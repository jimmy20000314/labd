==> flow/design.v <==
module sdram_controller (
        input   clk,
        input   rst,
        output  sdram_cle,
        output  sdram_cs,
        output  sdram_cas,
        output  sdram_ras,
        output  sdram_we,
        output  sdram_dqm,
        output  [1:0]  sdram_ba,
        output  [12:0] sdram_a,
        input   [31:0] sdram_dqi,
        output  [31:0] sdram_dqo,
        input   [22:0] user_addr,    
        input   rw,                  
        input   [31:0] data_in,      
        output  [31:0] data_out,     
        output  busy,                
        input   in_valid,            
        output  out_valid            
    );
    localparam tCASL            = 13'd2;        
    localparam tPRE             = 13'd2;        
    localparam tACT             = 13'd2;        
    localparam tREF             = 13'd6;        
    localparam tRef_Counter     = 10'd750;      
    wire [22:0] addr;
    wire [12:0] Mapped_RA;
    wire [1:0]  Mapped_BA;
    wire [7:0]  Mapped_CA;
    assign Mapped_RA = user_addr[22:10];
    assign Mapped_BA = user_addr[9:8];
    assign Mapped_CA = user_addr[7:0];
    assign addr = {Mapped_RA, Mapped_BA, Mapped_CA};
    localparam CMD_UNSELECTED    = 4'b1000;
    localparam CMD_NOP           = 4'b0111;
    localparam CMD_ACTIVE        = 4'b0011;
    localparam CMD_READ          = 4'b0101;
    localparam CMD_WRITE         = 4'b0100;
    localparam CMD_TERMINATE     = 4'b0110;
    localparam CMD_PRECHARGE     = 4'b0010;
    localparam CMD_REFRESH       = 4'b0001;
    localparam CMD_LOAD_MODE_REG = 4'b0000;
    localparam STATE_SIZE = 4;
    localparam INIT = 4'd0,
               WAIT = 4'd1,
               PRECHARGE_INIT = 4'd2,
               REFRESH_INIT_1 = 4'd3,
               REFRESH_INIT_2 = 4'd4,
               LOAD_MODE_REG = 4'd5,
               IDLE = 4'd6,
               REFRESH = 4'd7,
               ACTIVATE = 4'd8,
               READ = 4'd9,
               READ_RES = 4'd10,
               WRITE = 4'd11,
               PRECHARGE = 4'd12;
    reg cle_d, cle_q;
    reg dqm_q, dqm_d;
    reg [3:0] cmd_d, cmd_q;
    reg [1:0] ba_d, ba_q;
    reg [1:0] ba_d_sec, ba_q_sec;
    reg [12:0] a_d, a_q;
    reg [31:0] dq_d, dq_q;
    reg [31:0] dqi_d, dqi_q;
    reg dq_en_d, dq_en_q;
	reg [3:0] r_index, count_read;
	reg [31:0]prefetch_buffer[0:7];
    assign sdram_cle = cle_q;
    assign sdram_cs = cmd_q[3];
    assign sdram_ras = cmd_q[2];
    assign sdram_cas = cmd_q[1];
    assign sdram_we = cmd_q[0];
    assign sdram_dqm = dqm_q;
    assign sdram_ba = ba_q;
    assign sdram_a = a_q;
    assign sdram_dqo = dq_en_q ? dq_q : 32'hZZZZZZZZ;
    reg [STATE_SIZE-1:0] state_d, state_q;
    reg [STATE_SIZE-1:0] next_state_d, next_state_q;
    reg [22:0] addr_d, addr_q;
    reg [31:0] data_d, data_q;
    reg out_valid_d, out_valid_q;
    reg [15:0] delay_ctr_d, delay_ctr_q;
    reg [9:0] refresh_ctr_d, refresh_ctr_q;
    reg refresh_flag_d, refresh_flag_q;
    reg ready_d, ready_q;
    reg saved_rw_d, saved_rw_q;
    reg [22:0] saved_addr_d, saved_addr_q;
    reg [31:0] saved_data_d, saved_data_q;
    reg rw_op_d, rw_op_q;
    reg [3:0] row_open_d, row_open_q;
    reg [12:0] row_addr_d[3:0], row_addr_q[3:0];
    reg [2:0] precharge_bank_d, precharge_bank_q;
    integer i;
    assign data_out = data_q;
    assign busy = !ready_q;
    assign out_valid = out_valid_q;
	always @(posedge clk) begin
		if(rst)begin
			r_index = 4'd0;  
		end
		else begin
			if (r_index==4'd8)begin
				r_index = 4'd0;  
			end
			else if(out_valid)begin
				r_index = r_index + 4'd1;  
			end
		end
	end
	always @(posedge clk) begin  
		prefetch_buffer[r_index]= sdram_dqi;
	end
	always @(posedge clk) begin  
		if(rst)
			count_read <= 4'd0;
		else if(count_read==4'd12)
			count_read <= 4'd0;
		else if(state_q==READ)
			count_read <= count_read + 4'd1;		
	end    
    always @* begin
        dq_d = dq_q;
        dqi_d = sdram_dqi;
        dq_en_d = 1'b0;  
        cle_d = cle_q;
        cmd_d = CMD_NOP;  
        dqm_d = 1'b0;
        ba_d = 2'd0;
		ba_d_sec = 2'b01;
        a_d = 13'd0;
        state_d = state_q;
        next_state_d = next_state_q;
        delay_ctr_d = delay_ctr_q;
        addr_d = addr_q;
        data_d = data_q;
        out_valid_d = 1'b0;
        precharge_bank_d = precharge_bank_q;
        rw_op_d = rw_op_q;
        row_open_d = row_open_q;
        for (i = 0; i < 4; i = i + 1)
            row_addr_d[i] = row_addr_q[i];
        refresh_flag_d = refresh_flag_q;
        refresh_ctr_d = refresh_ctr_q + 1'b1;
        if (refresh_ctr_q > tRef_Counter) begin
            refresh_ctr_d = 10'd0;
            refresh_flag_d = 1'b1;
        end
        saved_rw_d = saved_rw_q;
        saved_data_d = saved_data_q;
        saved_addr_d = saved_addr_q;
        ready_d = ready_q;
        if (ready_q && in_valid) begin
            saved_rw_d = rw;
            saved_data_d = data_in;
            saved_addr_d = addr;
            ready_d = 1'b0;
        end 
		else begin
			ready_d = 1'd1;
		end
        case (state_q)
            INIT: begin
                row_open_d = 4'b0;
                out_valid_d = 1'b0;
                a_d = {3'b000, 1'b0, 2'b00, 3'b010, 1'b0, 3'b010};  
                ba_d = 2'b0;
				ba_d_sec = 2'b01;
                cle_d = 1'b1;
                state_d = WAIT;
                delay_ctr_d = 16'd0;
                next_state_d = IDLE;
                refresh_flag_d = 1'b0;
                refresh_ctr_d = 10'b1;
                ready_d = 1'b1;
                dq_en_d = 1'b0;
            end
            WAIT: begin
                delay_ctr_d = delay_ctr_q - 1'b1;
                if (delay_ctr_q == 13'd0) begin
                    state_d = next_state_q;
                end
            end
            IDLE: begin
                if (refresh_flag_q) begin  
                    state_d = PRECHARGE;
                    next_state_d = REFRESH;
                    precharge_bank_d = 3'b100;  
                    refresh_flag_d = 1'b0;  
                end else if (!ready_q) begin  
                    ready_d = 1'b1;  
                    rw_op_d = saved_rw_q;  
                    addr_d = saved_addr_q;
                    if (saved_rw_q)  
                        data_d = saved_data_q;
                    if (row_open_q[saved_addr_q[9:8]]) begin
                        if (row_addr_q[saved_addr_q[9:8]] == saved_addr_q[22:10]) begin
                            if (saved_rw_q)
                                state_d = WRITE;
                            else
                                state_d = READ;
                        end else begin
                            state_d = PRECHARGE;  
                            precharge_bank_d = {1'b0, saved_addr_q[9:8]};
                            next_state_d = ACTIVATE;  
                        end
                    end else begin
                        state_d = ACTIVATE;  
                    end
                end
            end
            REFRESH: begin
                cmd_d = CMD_REFRESH;
                state_d = WAIT;
                delay_ctr_d = tREF;
                next_state_d = IDLE;
            end
            ACTIVATE: begin
                cmd_d = CMD_ACTIVE;
                a_d = addr_q[22:10];
                ba_d = addr_q[9:8];
				ba_d_sec = 2'b01;
                delay_ctr_d = tACT;
                state_d = WAIT;
                if (rw_op_q)
                    next_state_d = WRITE;
                else
                    next_state_d = READ;
                row_open_d[addr_q[9:8]] = 1'b1;  
                row_addr_d[addr_q[9:8]] = addr_q[22:10];
            end
            READ: begin
                cmd_d = CMD_READ;
                a_d = {7'b0, addr_q[7:2]};
                ba_d = addr_q[9:8];
				ba_d_sec = 2'b01;
                state_d = WAIT;
                delay_ctr_d = tCASL; 
                next_state_d = READ_RES;
            end
            READ_RES: begin
                data_d = dqi_q;  
                out_valid_d = 1'b1;
                state_d = IDLE;
            end
            WRITE: begin
                cmd_d = CMD_WRITE;
                dq_d = data_q;
                dq_en_d = 1'b1;  
                a_d = {7'b0, addr_q[7:2]};
                ba_d = addr_q[9:8];
				ba_d_sec = 2'b01;
                state_d = IDLE;
            end
            PRECHARGE: begin
                cmd_d = CMD_PRECHARGE;
                a_d[10] = precharge_bank_q[2];  
                ba_d = precharge_bank_q[1:0];
				ba_d_sec = 2'b01;
                state_d = WAIT;
                delay_ctr_d = tPRE;
                if (precharge_bank_q[2]) begin
                    row_open_d = 4'b0000;  
                end else begin
                    row_open_d[precharge_bank_q[1:0]] = 1'b0;  
                end
            end
            default: state_d = INIT;
        endcase
    end
    always @(posedge clk) begin
        if(rst) begin
            cle_q <= 1'b0;
            dq_en_q <= 1'b0;
            state_q <= INIT;
            ready_q <= 1'b0;
        end else begin
            cle_q <= cle_d;
            dq_en_q <= dq_en_d;
            state_q <= state_d;
            ready_q <= ready_d;
        end
        saved_rw_q <= saved_rw_d;
        saved_data_q <= saved_data_d;
        saved_addr_q <= saved_addr_d;
        cmd_q <= cmd_d;
        dqm_q <= dqm_d;
        ba_q <= ba_d;
		ba_q_sec <= ba_d_sec;
        a_q <= a_d;
        dq_q <= dq_d;
        dqi_q <= dqi_d;
        next_state_q <= next_state_d;
        refresh_flag_q <= refresh_flag_d;
        refresh_ctr_q <= refresh_ctr_d;
        data_q <= data_d;
        addr_q <= addr_d;
        out_valid_q <= out_valid_d;
        row_open_q <= row_open_d;
        for (i = 0; i < 4; i = i + 1)
            row_addr_q[i] <= row_addr_d[i];
        precharge_bank_q <= precharge_bank_d;
        rw_op_q <= rw_op_d;
        delay_ctr_q <= delay_ctr_d;
    end
endmodule
### Tool chain data of sdram_controller

What the tools print for sdram_controller, step after step.
Lines are those of the file above, counted from 1.
Operators: Yosys type, input widths -> output width; for muxes data width and select width s.
A cell with n/a has no value.

* top: sdram_controller
* clock: clk
* library: sky130hd
* timing corner: tt_025C_1v80

### After elaboration

Counts by Yosys on the flattened word-level netlist (proc, flatten, opt, wreduce). Print and check cells are left out. Cells with the same type and inputs are merged into one.

* memory bits (writable): 0
* latch bits: 0
* input port bits: 91
* memory bits (read-only): 0
* memory cells: 0
* word width x clocked read ports: 0
* elaborated cells: 147
* register bits: 292

* multipliers: 0
* div/mod/pow operators: 0
* multiplexer cells: 47
* eq/ne operators: 22
* magnitude comparators: 1
* add/subtract/negate cells: 4
* bitwise gates (word level): 12
* shifts and indexed selects: 4
* reductions and logical operators: 29

Operator list (count)
* $mux 32: 4
* $mux 13: 8
* $pmux 32 s2: 1
* $pmux 16 s4: 1
* $pmux 13 s4: 1
* $pmux 4 s4: 2
* $mux 4: 8
* $pmux 10 s3: 1
* $eq 4x4->1 const B: 5
* $reduce_or 3->1: 6
* $sub 16x1->16 const B: 1
* $logic_not 16->1: 1
* $pmux 3 s5: 1
* $mux 3: 5
* $eq 13x13->1: 1
* $shift 1x3->4 const A: 3
* $pmux 4 s3: 1
* $add 10x1->10 const B: 1
* $gt 10x10->1 const B: 1
* $reduce_and 2->1: 5
* $ne 3x3->1 const B: 3
* $eq 2x2->1 const B: 4
* $ne 2x2->1 const B: 4
* $reduce_or 2->1: 4
* $eq 4x3->1 const B: 2
* $and 4x4->4: 2
* $or 4x4->4: 2
* $not 4->4: 2

Not listed: further kinds 19, cells in them 39.

### Longest topological paths

Depth = most cells in a row (Yosys ltp): at word level without a register or memory, in the mapped netlist without a sequential cell, where the memories' decode and read muxes count.

* depth after elaboration: 12
* ABC_AREA: 0
* depth in mapped cells: 9
* mapped depth without buffers: 8

### After synthesis

Yosys stat after the flow's synthesis: flattened, memories mapped to cells. It holds for the ABC_AREA given above (unset counts as 0); a run with the other value may have another netlist.
The area totals of this step are shown rounded.

Cells by type (count)
* sky130_fd_sc_hd__edfxtp_1: 219
* sky130_fd_sc_hd__dfxtp_1: 68
* sky130_fd_sc_hd__mux2_2: 32
* sky130_fd_sc_hd__mux4_2: 10
* sky130_fd_sc_hd__nor2_1: 51
* sky130_fd_sc_hd__xnor2_1: 19
* sky130_fd_sc_hd__xor2_1: 16
* sky130_fd_sc_hd__nand2_1: 25
* sky130_fd_sc_hd__o21ai_0: 17
* sky130_fd_sc_hd__nor3_1: 14
* sky130_fd_sc_hd__and3_1: 10
* sky130_fd_sc_hd__clkbuf_1: 15
* sky130_fd_sc_hd__a21oi_1: 11
* sky130_fd_sc_hd__mux4_1: 2
* sky130_fd_sc_hd__mux2i_1: 5
* sky130_fd_sc_hd__nor2b_1: 8
* sky130_fd_sc_hd__a22oi_1: 6
* sky130_fd_sc_hd__inv_1: 12

Not listed: further types 37, cells in them 86.

* chip area (Yosys): 10000 um^2
* buffer cells: 25
* standard cells after synthesis: 626
* flip-flops: 287

### Timing after synthesis

Source: OpenSTA report_checks on the synthesized netlist (no wires, ideal clock, input and output delay 20% of the period each), path of least setup slack; recovery checks are left aside. Register names are those of the netlist, which keeps one name where synthesis merged equal registers.

* path kind: reg-to-reg
* start point: register state_q[2]
* end point: register data_q[0]
* slack: 0.996 ns
* stages: 6
* time at the first pin: 0.000 ns
* period: 5.32 ns
* data arrival time: 3.936 ns
* delay of the path: 4.324 ns
* period reached after synthesis: 4.324 ns

"delay of the path" is the arrival time less input delay plus setup time.
"stages" counts driving pins, that of a launching flip-flop among them; a cell with two outputs on the path counts twice.
"period reached after synthesis" = period - worst setup slack (recovery checks aside). The figure is calculated, with input and output delays left at 20% of the set period.
Between the ends stands the longest chain of elaborated cells between them, by number of cells; it is not shown to be the way that was timed. Of several equally long chains one is given.
A line is the first line of the expression or statement that the cell stems from. Yosys adds cells for indexed reads and writes and turns some case tables into memories.
The path ends at the enable pin of a flip-flop; only ways to that pin are counted.

* cells stage by stage: sky130_fd_sc_hd__dfxtp_1 -> sky130_fd_sc_hd__clkbuf_1 -> sky130_fd_sc_hd__nand2b_1 -> sky130_fd_sc_hd__clkbuf_1 -> sky130_fd_sc_hd__nor4_1 -> sky130_fd_sc_hd__a21o_1
* length of the longest elaborated chain: 3

RTL lines, path after synthesis
* from (decl): RTL line 78 `reg [STATE_SIZE-1:0] state_d, state_q;`
* from (assign): RTL line 275 `state_q <= INIT;`
* from (assign): RTL line 280 `state_q <= state_d;`
* $eq 4x4->1: RTL line 162 `case (state_q)`
* $reduce_bool 2->1
* $reduce_and 4->1
* to (assign): RTL line 296 `data_q <= data_d;`
* to (decl): RTL line 81 `reg [31:0] data_d, data_q;`

### Timing after layout

From the final timing report of record 1: the path of least setup slack in the routed layout; clock arrival at registers is part of the times.

* path kind: reg-to-reg
* start point: register saved_addr_q[8]
* end point: register next_state_q[3]
* slack: 4.12 ns
* time at the first pin: 0.56 ns
* period: 7.36 ns
* stages: 7
* data arrival time: 3.51 ns

Between the ends stands the longest chain of elaborated cells between them, by number of cells; it is not shown to be the way that was timed. Of several equally long chains one is given.
The path ends at the enable pin of a flip-flop; only ways to that pin are counted.

* cells stage by stage: sky130_fd_sc_hd__edfxtp_1 -> sky130_fd_sc_hd__mux4_2 -> sky130_fd_sc_hd__xor2_1 -> sky130_fd_sc_hd__nor4_2 -> sky130_fd_sc_hd__nand4_1 -> sky130_fd_sc_hd__nor3_4 -> sky130_fd_sc_hd__o31ai_1
* length of the longest elaborated chain: 9

RTL lines, path post-layout
* from (decl): RTL line 88 `reg [22:0] saved_addr_d, saved_addr_q;`
* from (assign): RTL line 285 `saved_addr_q <= saved_addr_d;`
* $eq 2x2->1: RTL line 197 `if (row_addr_q[saved_addr_q[9:8]] == saved_addr_q[22:10]) begin`
* $pmux 13 s4: RTL line 197
* $mux 13: RTL line 196 `if (row_open_q[saved_addr_q[9:8]]) begin`
* $mux 13: RTL line 190 `end else if (!ready_q) begin`
* $mux 13: RTL line 185 `if (refresh_flag_q) begin`
* $mux 13: RTL line 162 `case (state_q)`
* $eq 13x13->1: RTL line 197
* $ne 3x3->1
* $reduce_and 4->1
* to (assign): RTL line 293 `next_state_q <= next_state_d;`
* to (decl): RTL line 79 `reg [STATE_SIZE-1:0] next_state_d, next_state_q;`

Appendix: measured runs

Top module sdram_controller; platform sky130hd; tools Yosys and OpenROAD; 2 stored runs in no particular order. Input and output delays are each 20% of the period that was set; the output load is 0.01 pF.
"achieved clock period" is the run's clock period less its worst setup slack. It is reckoned from that one timing run; input and output delays stay at 20% of the period that was set.
"critical setup path time" is the time allowed to the run's worst setup path (the clock period less input and output delay, where it has them) less its slack. Clock arrival times count: a late capture clock shortens it, a late launch clock lengthens it.
By "total power of the final layout" is meant OpenSTA's value without simulated activity: inputs other than the clock are taken to toggle once in ten clock periods, and the tool carries that through the logic.
Measured values are rounded.

### Record 1

Settings: `period_ns=7.36`, `CORE_UTILIZATION=31`, `CORE_ASPECT_RATIO=0.74`, `CORE_MARGIN=9`, `CELL_PAD_IN_SITES_GLOBAL_PLACEMENT=1`, `TNS_END_PERCENT=95`, `GPL_ROUTABILITY_DRIVEN=0`, `CTS_CLUSTER_DIAMETER=276`, `CAP_MARGIN=10`, `SLEW_MARGIN=20`

- Total negative slack on setup checks: 0.000 ns
- Die size: 40000 um^2
- Total power of the final layout: 4200 µW
- Utilization after routing: 0.42
- Setup slack of the critical path: 4.1 ns
- Achieved clock period: 3.239 ns
- Standard-cell area of the final layout: 14000 um^2
- Smallest hold slack: 0.42 ns
- Critical setup path time: 3.24 ns
- Kind of the worst setup path: reg-to-reg
- Cell area after synthesis: 10000 um^2

### Record 2

Settings: `period_ns=5.32`, `CORE_UTILIZATION=24`, `SETUP_SLACK_MARGIN=-0.0`, `PLACE_DENSITY_LB_ADDON=0.1`, `CELL_PAD_IN_SITES_GLOBAL_PLACEMENT=2`, `CELL_PAD_IN_SITES_DETAIL_PLACEMENT=2`, `ABC_AREA=1`, `CTS_CLUSTER_DIAMETER=392`, `CAP_MARGIN=20`, `MIN_ROUTING_LAYER=met1`, `MAX_ROUTING_LAYER=met4`, `CORE_MARGIN=2`, `SLEW_MARGIN=20`

- Total negative slack on setup checks: 0.000 ns
- Die size: 45000 um^2
- Total power of the final layout: 5900 µW
- Utilization after routing: 0.33
- Setup slack of the critical path: 2.0 ns
- Achieved clock period: 3.271 ns
- Standard-cell area of the final layout: 14000 um^2
- Smallest hold slack: 0.42 ns
- Critical setup path time: 3.27 ns
- Kind of the worst setup path: reg-to-reg
- Cell area after synthesis: 10000 um^2
